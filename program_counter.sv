==> flow/design.v <==
module program_counter #(
    ADDRESS_WIDTH = 12
)(
    input reset,
    input [ADDRESS_WIDTH-1:0] bra_result,
    input bra_valid,
    input inc_pc,
    output [ADDRESS_WIDTH-1:0] pc
);
    logic [ADDRESS_WIDTH-1:0] pc_reg;
    always_ff @(posedge inc_pc or posedge reset) begin
         if(reset) begin
            pc_reg <= '0;
        end
        else if(bra_valid) begin
            pc_reg <= bra_result;
        end
        else begin
            pc_reg <= pc_reg + 1;
        end       
    end
    assign pc = pc_reg;
endmodule
Tool chain data of program_counter
Tool output for the design above, in the order of the flow.
Lines are those of the file above, counted from 1.
Operators: Yosys type, input widths -> output width; for muxes data width and select width s.
Cell names lack the library's common part.
{ "setup": {"top_module": "program_counter", "clock_port": "inc_pc", "cell_library": "sky130hd", "corner": "tt_025C_1v80"} }

Word level
Source: Yosys, flattened and elaborated, memories not mapped. Widths are those after wreduce; folded enables and synchronous resets count as part of the registers. Registers that Yosys merges into a memory's read port (data or address) are not register bits. Print and check cells do not count. Equal cells are merged and count once.
{ "word_totals": {"regBits": 12, "out_inout_bits": 12, "word_cells": 3} }
{ "classes": {"addsub": 1, "n_mux": 1} }
{ "op_table": {"columns": ["op", "n"], "rows": [
  ["$add 12x1->12 const B", 1],
  ["$mux 12", 1]
]} }

Depth
Yosys ltp: most cells in a row. Word level: on the elaborated netlist, between registers, memories and ports. Mapped: between sequential cells and ports; inverters and the memories' decode and read muxes count.
{ "depth": {"word_depth": 2, "ABC_AREA": 0, "depth_mapped": 4, "mapped_depth_nobuf": 4} }

Mapped cells and area
Source: synth_stat.txt of the flow (Yosys; design flattened, memories mapped). It holds for the ABC_AREA given above (unset counts as 0); a run with the other value may have another netlist.
{ "synth_totals": {"stdcells": 67, "synth_area_um2": 643.1, "flip_flops": 12, "buf_cells": 2} }
{ "types": {"columns": ["type", "n", "type_area_um2"], "rows": [
  ["dfrtp_1", 12, 300.288],
  ["nand2_1", 9, 33.782],
  ["or4_1", 4, 30.029],
  ["nand3_1", 5, 25.024],
  ["o211ai_1", 3, 22.522],
  ["o31ai_1", 3, 22.522],
  ["nand3_2", 2, 20.019],
  ["o21ai_0", 4, 20.019],
  ["a31oi_1", 3, 18.768],
  ["or4_2", 2, 17.517],
  ["xnor2_1", 2, 17.517],
  ["nor2_1", 4, 15.014],
  ["ha_1", 1, 12.512],
  ["nand4_2", 1, 12.512],
  ["inv_1", 3, 11.261],
  ["mux2_2", 1, 11.261],
  ["a221o_1", 1, 10.01],
  ["o311a_1", 1, 10.01]
]} }
Other cell types: 6; their cells: 6.

Path before layout
OpenSTA on the mapped netlist: ideal clock, no wires. The path of least setup slack (recovery checks aside). Input and output delay are each 20% of the period. Register names are those of the netlist, which keeps one name where synthesis merged equal registers.
{ "synth_path": {"path_type": "reg-to-reg", "startpoint": "reg pc_reg[0]", "endpoint": "reg pc_reg[10]", "tclk_ns": 1.65, "setup_time_ns": 0.082, "launch_ns": 0.000, "arrival_time_ns": 1.414, "required_ns": 1.568, "setup_slack_ns": 0.154, "delay_ns": 1.496, "driving_pins": 5, "path_buffers": 0, "synth_period_reached_ns": 1.496} }
"delay_ns" is the arrival time less input delay plus setup time.
"driving_pins": output pins that drive a net of the path, with the launching flip-flop's if there is one; two outputs of one cell count as two.
"synth_period_reached_ns" = period - worst setup slack (recovery checks aside). The figure is calculated, with input and output delays left at 20% of the set period.
Between the ends stands the longest chain of elaborated cells between them, by number of cells; it is not shown to be the way that was timed. Of several equally long chains one is given.
A line is the first line of the expression or statement that the cell stems from. Yosys adds cells for indexed reads and writes and turns some case tables into memories.
At most two assigning lines are given for a register; there are more.
{ "synth_via": {"path_cell_list": "dfrtp_1 ha_1 nand3_2 or4_1 a31oi_1", "elab_chain_cells": 2} }
{ "synth_rtl": {"columns": ["element", "line_no", "text"], "rows": [
  ["start: declaration", 10, "logic [ADDRESS_WIDTH-1:0] pc_reg;"],
  ["start: assignment", 16, "pc_reg <= bra_result;"],
  ["start: assignment", 19, "pc_reg <= pc_reg + 1;"],
  ["$add 12x1->12", 19, null],
  ["$mux 12", 15, "else if(bra_valid) begin"],
  ["end: assignment", 16, null],
  ["end: assignment", 19, null],
  ["end: declaration", 10, null]
]} }

Timing after layout
Path of least setup slack in the final report of flow run A (OpenROAD, finished layout, wires in). Where an end is a register, its clock arrival counts in the times.
{ "layout_path": {"path_type": "reg-to-output", "startpoint": "reg pc_reg[2]", "endpoint": "out pc[2]", "tclk_ns": 2.08, "launch_ns": 0.28, "arrival_time_ns": 1.22, "required_ns": 1.66, "setup_slack_ns": 0.44, "driving_pins": 2, "path_buffers": 1} }
At most two assigning lines are given for a register; there are more.
{ "layout_via": {"path_cell_list": "dfrtp_2 clkdlybuf4s50_1", "elab_chain_cells": 0} }
{ "layout_rtl": {"columns": ["element", "line_no", "text"], "rows": [
  ["start: declaration", 10, "logic [ADDRESS_WIDTH-1:0] pc_reg;"],
  ["start: assignment", 16, "pc_reg <= bra_result;"],
  ["start: assignment", 19, "pc_reg <= pc_reg + 1;"],
  ["end: declaration", 8, "output [ADDRESS_WIDTH-1:0] pc"]
]} }

==> runs of program_counter <==
program_counter through Yosys and OpenROAD on sky130hd: 2 stored runs, unordered, with their settings and measured results. The constraints put input and output delay at 20% of the set period each and load the outputs with 0.01 pF.
"achieved clock period": clock period set for the run, less the worst setup slack. It is reckoned from that one timing run; input and output delays stay at 20% of the period that was set.

==> flow run A: settings <==
{ "period_ns": 2.08, "CORE_UTILIZATION": 49, "SETUP_SLACK_MARGIN": 0.45, "PLACE_DENSITY": 0.49, "CORE_ASPECT_RATIO": 0.73, "TNS_END_PERCENT": 100, "ABC_AREA": 0, "GPL_TIMING_DRIVEN": 0, "GPL_ROUTABILITY_DRIVEN": 1, "CTS_CLUSTER_DIAMETER": 171, "CAP_MARGIN": 20, "CORE_MARGIN": 2, "SLEW_MARGIN": 20 }
==> flow run A: results <==
cell area after synthesis: 643.1 um2
overall die area: 1621.9 um2
summed negative setup slack: 0.000 ns
lowest setup slack: 0.443 ns
utilization after layout: 0.823
achieved clock period: 1.638 ns

==> flow run B: settings <==
{ "period_ns": 1.88, "CAP_MARGIN": 20, "CORE_MARGIN": 2, "CORE_UTILIZATION": 40, "SLEW_MARGIN": 20 }
==> flow run B: results <==
cell area after synthesis: 643.1 um2
overall die area: 1944.4 um2
summed negative setup slack: 0.000 ns
lowest setup slack: 0.187 ns
utilization after layout: 0.641
achieved clock period: 1.693 ns
